==> flow/design.v <==
module DDS (
    input wire clk,                         
    input wire reset,                       
    input wire [9:0] freq_ctrl,             
    output reg [5:0] ramp_out,              
    output reg square_out                   
);
    reg [17:0] phase_acc;                   
    always @(posedge clk or posedge reset) begin
        if (reset) 
            phase_acc <= 18'd0;             
        else 
            phase_acc <= phase_acc + {6'd0, 2'b00, freq_ctrl};  
    end
    always @(posedge clk or posedge reset) begin
        if (reset) begin
            ramp_out <= 6'd0;
            square_out <= 1'b0;
        end else begin
            ramp_out <= phase_acc[17:12];   
            square_out <= phase_acc[17];    
        end
    end
endmodule
Reports on DDS
Tool output for the design above, in the order of the flow. Lines are those of the file above, counted from 1. Operators: Yosys type, input widths -> output width; for muxes data width and select width s. Cell names lack the library's common part. The mark -- stands for no value.

Design top: DDS. Clock port: clk. Standard-cell library: sky130hd. Corner: tt_025C_1v80.

Word level
Counts by Yosys on the flattened word-level netlist (proc, flatten, opt, wreduce; memories kept). Register bits leave out memories and registers merged into their read ports (data or address); mux counts leave out enables and synchronous resets folded into registers. Print and check cells are left out. Cells with the same type and inputs are merged into one.

The figure for $add $sub $neg is 1.

Operators by type and width (number): $add 18x10->18 (1).

For register bits the number is 25. Bits of input ports: 12. The figure for output and inout port bits is 7.

Depth
Longest topological path by Yosys (ltp), each cell counted once; first at word level (registers and memories cut), then after technology mapping (sequential cells cut; the memories' decode and read muxes count).

The figure for depth in word-level cells is 1. For ABC_AREA the number is 1. The entry for gate-level depth with buffers reads 11. Under gate-level depth less buffers stands 11.

After synthesis
Source: synth_stat.txt of the flow (Yosys; design flattened, memories mapped). It holds for the ABC_AREA given above (unset counts as 0); a run with the other value may have another netlist.

Cells by type: dfrtp_1 (number 24, area in all 600.576 µm²); nand2_1 (number 54, area in all 202.694 µm²); ha_1 (number 10, area in all 125.12 µm²); inv_1 (number 28, area in all 105.101 µm²); nor2_1 (number 17, area in all 63.811 µm²); nand3_1 (number 12, area in all 60.058 µm²); nand2_2 (number 7, area in all 43.792 µm²); xor2_1 (number 5, area in all 43.792 µm²); xnor2_1 (number 3, area in all 26.275 µm²); nand4_1 (number 4, area in all 25.024 µm²); a21oi_1 (number 4, area in all 20.019 µm²); fa_1 (number 1, area in all 20.019 µm²); nand3_2 (number 2, area in all 20.019 µm²); nor3_1 (number 4, area in all 20.019 µm²); a21oi_2 (number 1, area in all 8.758 µm²); and2_4 (number 1, area in all 8.758 µm²); o21ai_2 (number 1, area in all 8.758 µm²); a21o_1 (number 1, area in all 7.507 µm²).

Other cell types: 7; their cells: 7.

Standard cells after synthesis: 186. For chip area (Yosys) the number is 0.0014514 mm². The figure for sequential area is 0.0006006 mm². Under flip-flop cells stands 24.

Worst setup path after synthesis
OpenSTA on the mapped netlist: ideal clock, no wires. The path of least setup slack (recovery checks aside). Input and output delay are each 20% of the period. Register names are those of the netlist, which keeps one name where synthesis merged equal registers.

Path type: input -> register. From: input freq_ctrl[0]. To: register phase_acc[16]. Period: 1960 ps. The entry for input delay reads 392 ps. The entry for library setup time reads 117 ps. The figure for arrival is 1538 ps. The entry for data required time reads 1843 ps. Setup slack: 306 ps. Path delay: 1263 ps. Driving pins on the path: 9. The entry for buffers on the path reads 0. Under period reached after synthesis stands 1654 ps.

"path delay" is the arrival time less input delay plus setup time. "driving pins on the path": output pins that drive a net of the path, with the launching flip-flop's if there is one; two outputs of one cell count as two. "period reached after synthesis" = period - worst setup slack (recovery checks aside). The figure is calculated, with input and output delays left at 20% of the set period. The rows between start and end are the longest chain of elaborated cells between them; the timing report does not say that the signal goes this way. Where chains are equally long, one stands for them. Each line given opens the expression or statement behind the cell; cells for indexed reads and writes are added by Yosys, which also makes memories of some case tables.

Path through: ha_1 > inv_1 > fa_1 > o21ai_2 > nand2_1 > nand2_2 > nand2_1 > nand3_1 > nand2_1. The figure for length of the longest elaborated chain is 1. Under elaborated cells between the ends (all ways) stands 1. RTL lines with such cells: 1. Classes of those cells: 1 x add/sub.

RTL lines, path post-synthesis: from (decl) (line 4) `input wire [9:0] freq_ctrl,`; $add 18x10->18 (line 13) `phase_acc <= phase_acc + {6'd0, 2'b00, freq_ctrl};`; to (assign) (line 11) `phase_acc <= 18'd0;`; to (assign) (line 13); to (decl) (line 8) `reg [17:0] phase_acc;`.

Timing after layout
From the final timing report of record 1: the path of least setup slack in the routed layout; clock arrival at registers is part of the times. The report prints the path's times to 10 ps; the period is as set.

Path type: register -> register. From: register phase_acc[0]. To: register phase_acc[8]. Period: 1530 ps. The entry for library setup time reads 70 ps. The figure for arrival is 1780 ps. The entry for data required time reads 1720 ps. Setup slack: -60 ps. Driving pins on the path: 9. The entry for buffers on the path reads 1.

The rows between start and end are the longest chain of elaborated cells between them; the timing report does not say that the signal goes this way. Where chains are equally long, one stands for them.

Path through: dfrtp_1 > ha_2 > inv_2 > fa_2 > o21ai_4 > nand2_2 > nand2_4 > buf_4 > xor2_1. The figure for length of the longest elaborated chain is 1. Under elaborated cells between the ends (all ways) stands 1. RTL lines with such cells: 1. Classes of those cells: 1 x add/sub.

RTL lines, path after layout: from (decl) (line 8) `reg [17:0] phase_acc;`; from (assign) (line 11) `phase_acc <= 18'd0;`; from (assign) (line 13) `phase_acc <= phase_acc + {6'd0, 2'b00, freq_ctrl};`; $add 18x10->18 (line 13); to (assign) (line 11); to (assign) (line 13); to (decl) (line 8).

DDS through Yosys and OpenROAD on sky130hd: 2 stored runs, unordered, with their settings and measured results. The constraints put input and output delay at 20% of the set period each and load the outputs with 0.01 pF. "period reached": clock period set for the run, less the worst setup slack. It is reckoned from that one timing run; input and output delays stay at 20% of the period that was set. "time on the worst setup path": the worst setup path's part of the clock period (all of it between registers, 20% less for each end at a port) less its slack. A launch clock that arrives late makes it longer, a capture clock that arrives late makes it shorter. "time on the worst setup path" is given in steps of 10 ps.

Files of record 1:
==> flow/run.sh <==
#!/bin/bash
# the make line also repeats the synthesis and layout settings of config.mk as NAME=value (left out here)
make -C /OpenROAD-flow-scripts/flow DESIGN_CONFIG=/design/flow/config.mk WORK_HOME=/design/flow/orfs CLKGATE_MAP_FILE= finish
==> flow/config.mk <==
export PLATFORM = sky130hd
export DESIGN_NAME = DDS
export DESIGN_NICKNAME = DDS
export VERILOG_FILES = /design/flow/design.v
export SDC_FILE = /design/flow/constraint.sdc
export NUM_CORES = 4
export LEC_CHECK = 0
export ABC_AREA = 1
export CAP_MARGIN = 15
export CELL_PAD_IN_SITES_DETAIL_PLACEMENT = 0
export CELL_PAD_IN_SITES_GLOBAL_PLACEMENT = 0
export CORE_ASPECT_RATIO = 0.62
export CORE_MARGIN = 2
export CORE_UTILIZATION = 15
export GPL_ROUTABILITY_DRIVEN = 0
export MAX_ROUTING_LAYER = met4
export MIN_ROUTING_LAYER = met2
export PLACE_DENSITY_LB_ADDON = 0.25
export SLEW_MARGIN = 20
==> flow/constraint.sdc <==
create_clock -name core_clock -period 1.53 [get_ports {clk}]
set_input_delay 0.3060 -clock core_clock [delete_from_list [all_inputs] [get_ports {clk}]]
set_output_delay 0.3060 -clock core_clock [all_outputs]
set_load 0.01 [all_outputs]

Results of record 1. The measured total negative slack is -241 ps. For the time on the worst setup path the run shows 1,590 ps. Critical path kind: register -> register. For the mapped cell area after synthesis the run shows 0.0014514 mm². For the die footprint the run shows 0.0105016 mm². The period reached stands at 1,585 ps. The std-cell area (final layout) reads 0.0024111 mm². The worst slack on setup checks stands at -55 ps.

Files of record 2:
==> flow/run.sh <==
#!/bin/bash
# the make line also repeats the synthesis and layout settings of config.mk as NAME=value (left out here)
make -C /OpenROAD-flow-scripts/flow DESIGN_CONFIG=/design/flow/config.mk WORK_HOME=/design/flow/orfs CLKGATE_MAP_FILE= finish
==> flow/config.mk <==
export PLATFORM = sky130hd
export DESIGN_NAME = DDS
export DESIGN_NICKNAME = DDS
export VERILOG_FILES = /design/flow/design.v
export SDC_FILE = /design/flow/constraint.sdc
export NUM_CORES = 4
export LEC_CHECK = 0
export CAP_MARGIN = 20
export CORE_MARGIN = 2
export CORE_UTILIZATION = 38
export SLEW_MARGIN = 20
==> flow/constraint.sdc <==
create_clock -name core_clock -period 2.5 [get_ports {clk}]
set_input_delay 0.5000 -clock core_clock [delete_from_list [all_inputs] [get_ports {clk}]]
set_output_delay 0.5000 -clock core_clock [all_outputs]
set_load 0.01 [all_outputs]

Results of record 2. The period reached stands at 2,334 ps. For the mapped cell area after synthesis the run shows 0.0013751 mm². For the die footprint the run shows 0.0041159 mm². For the time on the worst setup path the run shows 1,830 ps. Critical path kind: input -> register. The measured total negative slack is 0 ps. The std-cell area (final layout) reads 0.0017016 mm². The worst slack on setup checks stands at 166 ps.
